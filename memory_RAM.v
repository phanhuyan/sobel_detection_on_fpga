==> flow/design.v <==
`timescale 1ns / 1ps
module memory_RAM
	#(
		parameter width = 8, 					 
		parameter depth_bits = 2				 
	) 
	(
		input clk,
		input write_en,
		input [depth_bits-1:0] write_address,
		input [width-1:0] write_data_in,
		input read_en,    
		input [depth_bits-1:0] read_address,
		output reg [width-1:0] read_data_out
	);
    reg [width-1:0] RAM [0:2**depth_bits-1];
    wire [depth_bits-1:0] address;
    wire enable;
    assign enable = read_en | write_en;
    assign address = write_en? write_address:read_address;
	always @(posedge clk)
	begin
		 if (enable)
		 begin
			if (write_en)
				RAM[address] <= write_data_in;
		 else
			read_data_out <= RAM[address];
		 end
	end
endmodule
## Tool chain data of memory_RAM

What the tools print for memory_RAM, step after step.
Line numbers count from 1 in the design file above.
Library cell names are shortened.
The mark -- stands for no value.

- Design top: memory_RAM
- Clock: clk
- Standard-cell library: sky130hd
- Corner: tt_025C_1v80

## Word-level counts

Source: Yosys, flattened and elaborated, memories not mapped. Widths are those after wreduce. Registers that Yosys merges into a memory's read port (data or address) are not register bits. Print and check cells do not count. Equal cells are merged and count once.
Memory sizes are those after Yosys's memory passes, which may raise the word count (mostly to a power of two), join words into wider ones and drop unused or constant bits.

- Bits in registers: 0
- Memory bits (writable): 32
- Word width x clocked read ports: 8
- Memory cells: 1
- Input bits: 15
- Output and inout port bits: 8
- Word-level cells: 11

Memories:

| memory | depth | width | read ports | wr ports | RTL line | source |
|---|---|---|---|---|---|---|
| RAM | 4 | 8 | 1 | 1 | 16 | `reg [width-1:0] RAM [0:2**depth_bits-1];` |

- Mux-type cells: 7
- Bitwise operators: 2
- Reductions and logical operators: 1

Operators with widths:

| cell | number |
|---|---|
| 8-bit two-way mux | 2 |
| 2-bit two-way mux | 3 |
| 2-bit AND reduction | 1 |
| 1-bit two-way mux | 2 |
| 1-bit OR | 1 |
| 1-bit NOT | 1 |

## Depth

Longest topological path by Yosys (ltp), each cell counted once; first at word level (registers and memories cut), then after technology mapping (sequential cells cut; the memories' decode and read muxes count).

- Word-level depth: 3
- ABC_AREA: 0
- Mapped depth: 3
- Mapped depth without buffers: 2

## Mapped cells and area

The flow's flattened synthesis, as Yosys stat reports it; memories are mapped. The netlist is that of the ABC_AREA named above (0 if unset); the other value can give another one.

- Standard cells after synthesis: 57
- Synthesis area: 1508.9 µm²
- Sequential area: 1201.2 µm²
- Mapped flip-flops: 40
- Buffers: 1

Cells by type:

| cell | number | area in all (µm²) |
|---|---|---|
| edfxtp_1 | 40 | 1.2E+03 |
| mux4_1 | 8 | 210.202 |
| mux2i_4 | 2 | 45.043 |
| buf_6 | 1 | 11.261 |
| and3b_2 | 1 | 10.01 |
| and2b_2 | 1 | 8.758 |
| and3_2 | 1 | 7.507 |
| nor3b_1 | 1 | 7.507 |
| nand2_1 | 1 | 3.754 |
| nor2_1 | 1 | 3.754 |

## Timing after synthesis

Source: OpenSTA report_checks on the synthesized netlist (no wires, ideal clock, input and output delay 20% of the period each), path of least setup slack; recovery checks are left aside. Register names are those of the netlist, which keeps one name where synthesis merged equal registers.

- Path type: input-to-reg
- Start point: input port write_en
- End point: register read_data_out[0]
- Period: 1.94 ns
- External input delay: 0.388 ns
- Setup time: 0.273 ns
- Time at the first pin: 0.388 ns
- Arrival: 1.416 ns
- Required time: 1.667 ns
- Path slack: 0.251 ns
- Path delay: 1.301 ns
- Driving pins on the path: 3
- Buffers on the path: 1
- Period reached after synthesis: 1.689 ns

"path delay" = arrival - input delay + setup time.
"driving pins on the path": output pins that drive a net of the path, with the launching flip-flop's if there is one; two outputs of one cell count as two.
"period reached after synthesis" is the clock period less the worst setup slack; recovery checks do not enter. This is arithmetic on one report: input and output delays are still those of the set period (20% each).
The rows between start and end are the longest chain of elaborated cells between them; the timing report does not say that the signal goes this way. Where chains are equally long, one stands for them.
Each line given opens the expression or statement behind the cell; cells for indexed reads and writes are added by Yosys, which also makes memories of some case tables.

- Cells stage by stage: buf_6 -> mux2i_4 -> mux4_1
- Length of the longest elaborated chain: 2
- Elaborated cells between the ends (all ways): 4
- Source lines of those cells: 2
- Those cells by class: 1 x mux; 2 x logic; 1 x reduce/logical

RTL lines, path post-synthesis:

| element | RTL line | source |
|---|---|---|
| start: declaration | 9 | `input write_en,` |
| 1-bit NOT | -- |  |
| 2-bit AND reduction | -- |  |
| end: declaration | 14 | `output reg [width-1:0] read_data_out` |

## Worst path after layout

Path of least setup slack in the final report of job 1 (OpenROAD, finished layout, wires in). Where an end is a register, its clock arrival counts in the times.

- Path type: input-to-reg
- Start point: input port write_en
- End point: register read_data_out[7]
- Period: 3.1 ns
- External input delay: 0.62 ns
- Setup time: 0.26 ns
- Time at the first pin: 0.62 ns
- Arrival: 2.41 ns
- Required time: 3.13 ns
- Path slack: 0.71 ns
- Driving pins on the path: 3
- Buffers on the path: 1

The rows between start and end are the longest chain of elaborated cells between them; the timing report does not say that the signal goes this way. Where chains are equally long, one stands for them.

- Cells stage by stage: clkdlybuf4s50_1 -> mux2i_4 -> mux4_1
- Length of the longest elaborated chain: 2
- Elaborated cells between the ends (all ways): 4
- Source lines of those cells: 2
- Those cells by class: 1 x mux; 2 x logic; 1 x reduce/logical

RTL lines, path after layout:

| element | RTL line | source |
|---|---|---|
| start: declaration | 9 | `input write_en,` |
| 1-bit NOT | -- |  |
| 2-bit AND reduction | -- |  |
| end: declaration | 14 | `output reg [width-1:0] read_data_out` |

Add stored flow runs of memory_RAM

Top module memory_RAM; platform sky130hd; tools Yosys and OpenROAD; 2 stored runs in no particular order. Input and output delays are each 20% of the period that was set; the output load is 0.01 pF.
"period reached" means the clock period less the worst setup slack. The figure is calculated, with input and output delays left at 20% of the set period.

### Job 1

==> flow/run.sh <==
#!/bin/bash
# the make line also repeats the synthesis and layout settings of config.mk as NAME=value (left out here)
make -C /OpenROAD-flow-scripts/flow DESIGN_CONFIG=/design/flow/config.mk WORK_HOME=/design/flow/orfs CLKGATE_MAP_FILE= finish
==> flow/config.mk <==
export PLATFORM = sky130hd
export DESIGN_NAME = memory_RAM
export DESIGN_NICKNAME = memory_RAM
export VERILOG_FILES = /design/flow/design.v
export SDC_FILE = /design/flow/constraint.sdc
export NUM_CORES = 4
export LEC_CHECK = 0
export CAP_MARGIN = 20
export CORE_MARGIN = 2
export CORE_UTILIZATION = 40
export SLEW_MARGIN = 20
==> flow/constraint.sdc <==
create_clock -name core_clock -period 3.1 [get_ports {clk}]
set_input_delay 0.6200 -clock core_clock [delete_from_list [all_inputs] [get_ports {clk}]]
set_output_delay 0.6200 -clock core_clock [all_outputs]
set_load 0.01 [all_outputs]

Results of job 1:
- Chip area in the Yosys report: 1508.9 µm²
- Die outline area: 4279.8 µm²
- Standard-cell area after layout: 1919.3 µm²
- Final utilization: 0.528
- Setup slack of the worst path: 0.714 ns
- Final setup TNS: 0.000 ns
- Worst hold slack in the final report: 0.613 ns
- Period reached: 2.386 ns

### Job 2

==> flow/run.sh <==
#!/bin/bash
# the make line also repeats the synthesis and layout settings of config.mk as NAME=value (left out here)
make -C /OpenROAD-flow-scripts/flow DESIGN_CONFIG=/design/flow/config.mk WORK_HOME=/design/flow/orfs CLKGATE_MAP_FILE= finish
==> flow/config.mk <==
export PLATFORM = sky130hd
export DESIGN_NAME = memory_RAM
export DESIGN_NICKNAME = memory_RAM
export VERILOG_FILES = /design/flow/design.v
export SDC_FILE = /design/flow/constraint.sdc
export NUM_CORES = 4
export LEC_CHECK = 0
export CAP_MARGIN = 20
export CELL_PAD_IN_SITES_GLOBAL_PLACEMENT = 2
export CORE_ASPECT_RATIO = 0.5
export CORE_MARGIN = 2
export CORE_UTILIZATION = 44
export HOLD_SLACK_MARGIN = 0.02
export MAX_ROUTING_LAYER = met5
export PLACE_DENSITY = 0.73
export SLEW_MARGIN = 20
==> flow/constraint.sdc <==
create_clock -name core_clock -period 1.43 [get_ports {clk}]
set_input_delay 0.2860 -clock core_clock [delete_from_list [all_inputs] [get_ports {clk}]]
set_output_delay 0.2860 -clock core_clock [all_outputs]
set_load 0.01 [all_outputs]

Results of job 2:
- Chip area in the Yosys report: 1508.9 µm²
- Die outline area: 3942.5 µm²
- Standard-cell area after layout: 1923.1 µm²
- Final utilization: 0.613
- Setup slack of the worst path: 0.012 ns
- Final setup TNS: 0.000 ns
- Worst hold slack in the final report: 0.631 ns
- Period reached: 1.418 ns
